==> flow/design.v <==
`timescale 1ns / 1ps
module Addr_ctrl2(
	input clk,reset,enable,
	input [8:0] SI_Height_W,
	input [8:0] LI_Height_W,
	input [8:0] SI_Weight_W,
	input [8:0] LI_Weight_W,
	input [9:0] count1,
	input [8:0] element,
	output [17:0] address_lg,
	output reg conv_done
    );
	wire [8:0] addrx, addry;
	reg [8:0] ADDRX, ADDRY;
	reg [8:0] OFFSET_X1, OFFSET_Y1, OFFSET_X2, OFFSET_Y2;
	wire [9:0] limit1;
	wire [9:0] limit2;
	assign limit1 = SI_Height_W*SI_Weight_W-1;
	assign limit2 = element*element-1;
	assign addrx = ADDRX + OFFSET_X1 + OFFSET_X2;
	assign addry = ADDRY + OFFSET_Y1 + OFFSET_Y2;
	assign address_lg = addrx + addry*LI_Weight_W;
	reg [9:0] count2;
	always @(posedge clk) begin
		if (reset) begin
			count2 <= 0;
		end
		else if (enable) begin
			if(count1 == limit1) begin
				if(count2 < limit2) begin
					count2 <= count2 + 1;
				end
				else 
					count2 <= 0;
			end
		end
	end
	always@(posedge clk) begin
		if(reset) begin
			ADDRX <= 0;
			ADDRY <= 0;
			OFFSET_X1 <= 0;
			OFFSET_Y1 <= 0;
			OFFSET_X2 <= 0;
			OFFSET_Y2 <= 0;
			conv_done <= 0; 
		end
		else if(enable) begin
			if(ADDRX < (SI_Weight_W-1)) begin
				ADDRX <= ADDRX + 1;
				conv_done <= 0;
			end
			else begin
				ADDRX <= 0;
				if(ADDRY < (SI_Height_W-1)) begin
					ADDRY <= ADDRY + 1;
				end
				else begin
					ADDRY <= 0;
				end
			end
			if (count1==limit1) begin
				if(OFFSET_X1 < element-1) begin
					OFFSET_X1 <= OFFSET_X1 + 1;
				end
				else begin
					OFFSET_X1 <= 0;
					if(OFFSET_Y1 < element-1) begin
						OFFSET_Y1 <= OFFSET_Y1 + 1;
					end
					else begin
						OFFSET_X1 <= 0;
						OFFSET_Y1 <= 0;
					end
				end
				if (count2==limit2) begin
					if(OFFSET_X2 < (LI_Weight_W-SI_Weight_W-element*2+1)) begin
						OFFSET_X2 <= OFFSET_X2 + element;
					end
					else begin
						OFFSET_X2 <= 0;
						if(OFFSET_Y2 < (LI_Height_W-SI_Height_W-element*2+1)) begin
							OFFSET_Y2 <= OFFSET_Y2 + element;
						end
						else begin
							ADDRX <= 0;
							ADDRY <= 0;
							OFFSET_X1 <= 0;
							OFFSET_Y1 <= 0;
							OFFSET_Y2 <= 0;
							conv_done <= 1;
						end
					end
				end
			end
		end
	end
endmodule
# Tool chain data of Addr_ctrl2
# What the tools print for Addr_ctrl2, step after step.
# Lines are those of the file above, counted from 1.
# Operators carry their Yosys type and port widths (W data, S select, Z words).
# The mark - stands for no value.
# setup
top_module,Addr_ctrl2
clock,clk
cell_library,sky130hd
pvt_corner,tt_025C_1v80

# After elaboration
# Counts by Yosys on the flattened word-level netlist (proc, flatten, opt, wreduce; memories kept). Register bits leave out memories and registers merged into their read ports (data or address); mux counts leave out enables and synchronous resets folded into registers. Print and check cells are left out. Cells with the same type and inputs are merged into one.
# word_totals
wordCells,75
register_bits,65
out_inout_bits,19
input_bits,58
# op_classes
cmp,7
n_logic,1
addsub,23
reduce_and_logical,3
mul,3
n_mux,28
equal,2
# op_table
op,n
$mux W9,22
$lt A9 B32 Y1,6
$mul A9 B9 Y10,2
$mul A9 B9 Y18,1
$add A9 B9 Y9,6
$add A9 B1 Y9 const B,4
$sub A9 B1 Y10 const B,3
$add A12 B2 Y13 const B,2
$sub A10 B11 Y12,2
$sub A10 B1 Y10 const B,2
$eq A10 B10 Y1,2
$sub A9 B9 Y10,2
$add A9 B18 Y18,1
$add A10 B1 Y10 const B,1
$lt A10 B10 Y1,1
$mux W10,1
$mux W1,5
$reduce_and A4 Y1,1
$reduce_and A3 Y1,1
$reduce_and A2 Y1,1
$not A1 Y1,1

# Depth
# Depth = most cells in a row (Yosys ltp): at word level without a register or memory, in the mapped netlist without a sequential cell, where the memories' decode and read muxes count.
# depth
ltp_word,8
abc_area,0
mapped_depth,31
depth_no_buf,31

# After synthesis
# Yosys stat after the flow's synthesis: flattened, memories mapped to cells. It holds for the ABC_AREA given above (unset counts as 0); a run with the other value may have another netlist.
# mapped
flip_flops,65
cell_count,1617
buffers,22
yosys_area_um2,13660.6
# types
cell,n
sky130_fd_sc_hd__ha_1,243
sky130_fd_sc_hd__fa_1,131
sky130_fd_sc_hd__dfxtp_1,65
sky130_fd_sc_hd__xnor2_1,105
sky130_fd_sc_hd__inv_1,225
sky130_fd_sc_hd__nor2_1,131
sky130_fd_sc_hd__a21oi_1,91
sky130_fd_sc_hd__nand2_1,108
sky130_fd_sc_hd__xor2_1,43
sky130_fd_sc_hd__and2_1,47
sky130_fd_sc_hd__nand3_1,38
sky130_fd_sc_hd__o21ai_0,38
sky130_fd_sc_hd__a21o_1,23
sky130_fd_sc_hd__nor3_1,34
sky130_fd_sc_hd__mux2i_1,14
sky130_fd_sc_hd__nand2b_1,21
sky130_fd_sc_hd__o21bai_1,16
sky130_fd_sc_hd__nand4_1,18
# Other cell types: 64; their cells: 226.

# Timing after synthesis
# Source: OpenSTA report_checks on the synthesized netlist (no wires, ideal clock, input and output delay 20% of the period each), path of least setup slack; recovery checks are left aside. Register names are those of the netlist, which keeps one name where synthesis merged equal registers.
# synth_timing
path_type,register to output
startpoint,register OFFSET_Y1[1]
endpoint,output address_lg[16]
path_slack_ps,762
t_arrival_ps,6926
path_stages,29
period_ps,9610
path_buffers,0
required_time_ps,7688
out_delay_ps,1922
delay_ps,6926
t_first_pin_ps,0
period_less_setup_slack_ps,8848
# "delay_ps" is the arrival time less input delay plus setup time.
# A path that ends at an output port has no setup time.
# "path_stages" counts driving pins, that of a launching flip-flop among them; a cell with two outputs on the path counts twice.
# "period_less_setup_slack_ps" is the clock period less the worst setup slack; recovery checks do not enter. This is arithmetic on one report: input and output delays are still those of the set period (20% each).
# Between the ends stands the longest chain of elaborated cells between them, by number of cells; it is not shown to be the way that was timed. Of several equally long chains one is given.
# A line is the first line of the expression or statement that the cell stems from. Yosys adds cells for indexed reads and writes and turns some case tables into memories.
# A register here has more assigning lines than the two given.
# synth_between
cell_sequence,sky130_fd_sc_hd__dfxtp_1 -> sky130_fd_sc_hd__inv_1 -> sky130_fd_sc_hd__fa_1 -> sky130_fd_sc_hd__inv_1 -> sky130_fd_sc_hd__ha_1 -> sky130_fd_sc_hd__a21o_1 -> sky130_fd_sc_hd__a21oi_1 -> sky130_fd_sc_hd__o21bai_1 -> sky130_fd_sc_hd__a21oi_1 -> sky130_fd_sc_hd__nor2b_1 -> sky130_fd_sc_hd__o21ai_0 -> sky130_fd_sc_hd__nand2b_1 -> sky130_fd_sc_hd__xnor2_1 -> sky130_fd_sc_hd__nand2_1 -> sky130_fd_sc_hd__fa_1 -> sky130_fd_sc_hd__inv_1 -> sky130_fd_sc_hd__fa_1 -> sky130_fd_sc_hd__fa_1 -> sky130_fd_sc_hd__fa_1 -> sky130_fd_sc_hd__inv_1 -> sky130_fd_sc_hd__fa_1 -> sky130_fd_sc_hd__inv_1 -> sky130_fd_sc_hd__ha_1 -> sky130_fd_sc_hd__and3_1 -> sky130_fd_sc_hd__a21oi_1 -> sky130_fd_sc_hd__a311oi_1 -> sky130_fd_sc_hd__o21a_1 -> sky130_fd_sc_hd__o21a_1 -> sky130_fd_sc_hd__o311ai_0
elab_chain_cells,4
# synth_rtl
item,line_no,source
from (decl),15,"reg [8:0] OFFSET_X1, OFFSET_Y1, OFFSET_X2, OFFSET_Y2;"
from (assign),43,OFFSET_Y1 <= 0;
from (assign),69,OFFSET_Y1 <= OFFSET_Y1 + 1;
$add A9 B9 Y9 (2 in a row),21,assign addry = ADDRY + OFFSET_Y1 + OFFSET_Y2;
$mul A9 B9 Y18,22,assign address_lg = addrx + addry*LI_Weight_W;
$add A9 B18 Y18,22,
to (decl),10,"output [17:0] address_lg,"

# Timing after layout
# Path of least setup slack in the final report of flow run A (OpenROAD, finished layout, wires in). Where an end is a register, its clock arrival counts in the times.
# The path's times are printed in steps of 10 ps; the period is the one set.
# layout_timing
path_type,register to output
startpoint,register ADDRY[1]
endpoint,output address_lg[17]
t_arrival_ps,7420
out_delay_ps,1930
t_first_pin_ps,340
path_slack_ps,300
required_time_ps,7720
path_stages,32
path_buffers,4
period_ps,9650
# Between the ends stands the longest chain of elaborated cells between them, by number of cells; it is not shown to be the way that was timed. Of several equally long chains one is given.
# A register here has more assigning lines than the two given.
# layout_between
cell_sequence,sky130_fd_sc_hd__dfxtp_1 -> sky130_fd_sc_hd__inv_1 -> sky130_fd_sc_hd__fa_1 -> sky130_fd_sc_hd__inv_1 -> sky130_fd_sc_hd__ha_1 -> sky130_fd_sc_hd__inv_1 -> sky130_fd_sc_hd__fa_1 -> sky130_fd_sc_hd__inv_1 -> sky130_fd_sc_hd__a21o_1 -> sky130_fd_sc_hd__a21oi_2 -> sky130_fd_sc_hd__o21bai_1 -> sky130_fd_sc_hd__a21oi_2 -> sky130_fd_sc_hd__xnor2_2 -> sky130_fd_sc_hd__buf_4 -> sky130_fd_sc_hd__buf_4 -> sky130_fd_sc_hd__and2_1 -> sky130_fd_sc_hd__fa_1 -> sky130_fd_sc_hd__inv_1 -> sky130_fd_sc_hd__fa_1 -> sky130_fd_sc_hd__fa_1 -> sky130_fd_sc_hd__inv_1 -> sky130_fd_sc_hd__fa_1 -> sky130_fd_sc_hd__ha_1 -> sky130_fd_sc_hd__ha_1 -> sky130_fd_sc_hd__and3_1 -> sky130_fd_sc_hd__a21oi_1 -> sky130_fd_sc_hd__a31oi_1 -> sky130_fd_sc_hd__buf_4 -> sky130_fd_sc_hd__a211o_1 -> sky130_fd_sc_hd__a21oi_2 -> sky130_fd_sc_hd__xor2_1 -> sky130_fd_sc_hd__dlygate4sd2_1
elab_chain_cells,4
# layout_rtl
item,line_no,source
from (decl),14,"reg [8:0] ADDRX, ADDRY;"
from (assign),41,ADDRY <= 0;
from (assign),56,ADDRY <= ADDRY + 1;
$add A9 B9 Y9 (2 in a row),21,assign addry = ADDRY + OFFSET_Y1 + OFFSET_Y2;
$mul A9 B9 Y18,22,assign address_lg = addrx + addry*LI_Weight_W;
$add A9 B18 Y18,22,
to (decl),10,"output [17:0] address_lg,"

# Record of 2 stored runs of the RTL-to-layout flow on Addr_ctrl2, platform sky130hd. The runs are unordered. Constraints: input delay and output delay 20% of the set period each, output load 0.01 pF.
# By "worstPathTime_ps" is meant the share of the clock period that the worst setup path is allowed (20% is reserved at inputs, 20% at outputs), minus its slack. Clock arrival times at its registers enter into it.
# "power_w" rests on the timing tool's default activity at the inputs, not on a simulated workload.
# "worstPathTime_ps" is known to 10 ps.
# Among the settings, - means not set for that run.
run name,period_ns,CORE_UTILIZATION,PLACE_DENSITY_LB_ADDON,HOLD_SLACK_MARGIN,CORE_MARGIN,TNS_END_PERCENT,GPL_TIMING_DRIVEN,CTS_CLUSTER_SIZE,CAP_MARGIN,MAX_ROUTING_LAYER,SLEW_MARGIN,final_die_area_um2,power_w,synthArea_um2,post_route_stdcell_area_um2,setup_worst_slack_ps,total_negative_slack_ps,timing.hold.ws_ps,worstPathTime_ps,worst_path_kind
flow run A,9.65,48,0.15,-0.06,8,75,1,52,30,met5,20,34114.1,0.001746,13660.6,15499.9,304,0,529,7420,register to output
flow run B,17.0,27,0.25,-,2,-,-,-,5,-,20,52408.9,0.001019,13660.6,15572.4,4123,0,529,6080,input to output
