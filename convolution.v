==> flow/design.v <==
`timescale 1ns / 1ps
module convolution(
  	input clk,
	input signed [8:0] input1, input2,
	input [8:0] HT,
	input [8:0] WT,
	input clear, reset, enable,
	output reg [20:0] out,
	output reg done
    );
	reg signed [26:0] idata;
	reg [9:0] ct;
	always@(posedge clk) begin
		if(reset || clear)
			ct <= 0;
		else if(enable) begin
			if(ct < (HT*WT)) begin
				ct <= ct + 1;
			end
			else begin
				ct <= 1;
			end
		end
	end
	always@(posedge clk) begin
		if(reset || clear) begin
			idata <= 0;
			done <= 0;
		end
		else if(enable) begin
			if(ct < (HT*WT)) begin
				idata <= idata + input1*input2;
				done <= 0;
			end
			else begin
				if(idata > 1048575)
				out <= 1048575;
				else if (idata < -1048576) 
				out <= -1048576;
				else
					out <= idata; 
				idata <= input1*input2;
				done <= 1; 
			end
		end
	end
endmodule
# Reports on convolution
# What the tools print for convolution, step after step.
# Lines are those of the file above, counted from 1.
# Cell names lack the library's common part.
# The mark -- stands for no value.
# design
top_module,convolution
clock,clk
lib,sky130hd
corner,tt_025C_1v80

# After elaboration
# Counts by Yosys on the flattened word-level netlist (proc, flatten, opt, wreduce; memories kept). Register bits leave out memories and registers merged into their read ports (data or address); mux counts leave out enables and synchronous resets folded into registers. Print and check cells are left out. Cells with the same type and inputs are merged into one.
# bits
ff_bits,59
input_bits,40
out_inout_bits,22
wordCells,19
# classes
addsub,2
multipliers,2
n_cmp,3
muxes,4
bitwise,2
reduce_logical,2
# op_table
cell,n
9-bit by 9-bit multiplier with 18-bit output,1
9-bit by 9-bit multiplier with 10-bit output,1
27-bit by 21-bit greater-than comparator with 1-bit output with constant B,1
27-bit by 21-bit < comparator with 1-bit output with constant B,1
27-bit adder,1
27-bit 2-to-1 mux,1
21-bit 2-to-1 mux,1
10-bit by 1-bit adder with 10-bit output with constant B,1
10-bit < comparator,1
10-bit 2-to-1 mux,1
3-bit AND reduction,1
1-bit NOT,2
1-bit logical OR,1
1-bit 2-to-1 mux,1

# Logic depth
# Yosys ltp: most cells in a row. Word level: on the elaborated netlist, between registers, memories and ports. Mapped: between sequential cells and ports; inverters and the memories' decode and read muxes count.
# depth
ltp_word,4
abc_area,1
depth_mapped,38
depth_no_buf,37

# After synthesis
# Yosys stat after the flow's synthesis: flattened, memories mapped to cells. It holds for the ABC_AREA given above (unset counts as 0); a run with the other value may have another netlist.
# The area totals of this step are shown rounded.
# by_type
cell_type,n
fa_1,96
nand2_1,322
ha_1,95
inv_1,280
dfxtp_1,38
edfxtp_1,21
nand3_1,71
a21oi_1,64
nor2_1,71
o21ai_0,40
xnor2_1,22
xor2_1,18
clkbuf_1,26
nand4_1,12
o21ai_1,13
a21o_1,8
buf_6,5
nand2_2,9
# Not listed: further types 34, cells in them 83.
# mapped
stdcells,1294
mapped_area_um2,9273
flip_flops,59

# Worst setup path after synthesis
# OpenSTA on the mapped netlist: ideal clock, no wires. The path of least setup slack (recovery checks aside). Input and output delay are each 20% of the period. Register names are those of the netlist, which keeps one name where synthesis merged equal registers.
# synth_timing
path_kind,in2reg
from,input input2[0]
to,register idata[18]
clock_period_ns,7.37
input_delay_ns,1.474
setup_time_ns,0.109
t_arrival_ns,6.918
required_time_ns,7.261
slack_ns,0.343
delay_ns,5.553
path_stages,33
n_path_buf,1
synth_period_reached_ns,7.027
# "delay_ns" is the arrival time less input delay plus setup time.
# "path_stages" counts driving pins, that of a launching flip-flop among them; a cell with two outputs on the path counts twice.
# "synth_period_reached_ns" is the clock period less the worst setup slack; recovery checks do not enter. This is arithmetic on one report: input and output delays are still those of the set period (20% each).
# Between the ends stands the longest chain of elaborated cells between them, by number of cells; it is not shown to be the way that was timed. Of several equally long chains one is given.
# A line is the first line of the expression or statement that the cell stems from. Yosys adds cells for indexed reads and writes and turns some case tables into memories.
# At most two assigning lines are given for a register; there are more.
# synth_via
path_cell_list,clkbuf_1 nand2_1 inv_1 fa_1 inv_1 fa_1 fa_1 fa_1 inv_1 ha_1 ha_1 nand2_2 nor2_2 inv_1 nor2_2 nand2_1 nand3_2 inv_2 nand3_2 nand2_2 inv_2 ha_1 nand2_1 inv_1 a21oi_1 nand2_1 a21oi_1 nand2_1 or2_1 nand3_1 nand2_1 nand2_1 inv_1
elab_chain_cells,3
# synth_lines
element,line_no,source
from (decl),4,"input signed [8:0] input1, input2,"
9-bit by 9-bit multiplier with 18-bit output,32,idata <= idata + input1*input2;
27-bit adder,32,
27-bit 2-to-1 mux,31,if(ct < (HT*WT)) begin
to (assign),32,
to (assign),42,idata <= input1*input2;
to (decl),11,reg signed [26:0] idata;

# Worst path after layout
# Path of least setup slack in the final report of entry A (OpenROAD, finished layout, wires in). Where an end is a register, its clock arrival counts in the times.
# layout_timing
path_kind,in2reg
from,input input2[8]
to,register idata[18]
clock_period_ns,12.5
input_delay_ns,2.50
setup_time_ns,0.10
t_arrival_ns,9.26
required_time_ns,12.73
slack_ns,3.47
path_stages,29
n_path_buf,1
# Between the ends stands the longest chain of elaborated cells between them, by number of cells; it is not shown to be the way that was timed. Of several equally long chains one is given.
# At most two assigning lines are given for a register; there are more.
# layout_via
path_cell_list,clkdlybuf4s50_1 clkinv_1 or2_2 fa_1 fa_1 inv_1 fa_1 fa_1 fa_1 ha_1 a21oi_1 o21ai_2 nand2_1 nand3_2 nand3_1 nand2_2 inv_2 ha_1 nand2_1 inv_1 a21oi_1 nand2_1 a21oi_1 nand2_1 or2_1 nand3_1 nand2_1 nand2_1 inv_1
elab_chain_cells,3
# layout_lines
element,line_no,source
from (decl),4,"input signed [8:0] input1, input2,"
9-bit by 9-bit multiplier with 18-bit output,32,idata <= idata + input1*input2;
27-bit adder,32,
27-bit 2-to-1 mux,31,if(ct < (HT*WT)) begin
to (assign),32,
to (assign),42,idata <= input1*input2;
to (decl),11,reg signed [26:0] idata;

# Flow measurements of convolution on sky130hd: 2 stored runs with different settings, listed in no order. Input and output delays are each 20% of the period that was set; the output load is 0.01 pF.
# "clock_period_reached_ns" = clock period - worst setup slack. The figure is calculated, with input and output delays left at 20% of the set period.
# Results are given in rounded form.
# Settings: . = not set for that run.
run name,period_ns,CORE_UTILIZATION,PLACE_DENSITY,ABC_AREA,GPL_TIMING_DRIVEN,SLEW_MARGIN,CAP_MARGIN,CORE_MARGIN,synth_area_um2,final_die_area_um2,final_cell_area_um2,final_setup_ws_ns,hold_ws_ns,clock_period_reached_ns
entry A,12.5,42,0.55,1,0,0,20,2,9273,23280,10340,3.473,0.494,9.027
entry B,9.77,59,.,.,.,20,20,2,8243,14930,9336,0.449,0.496,9.321
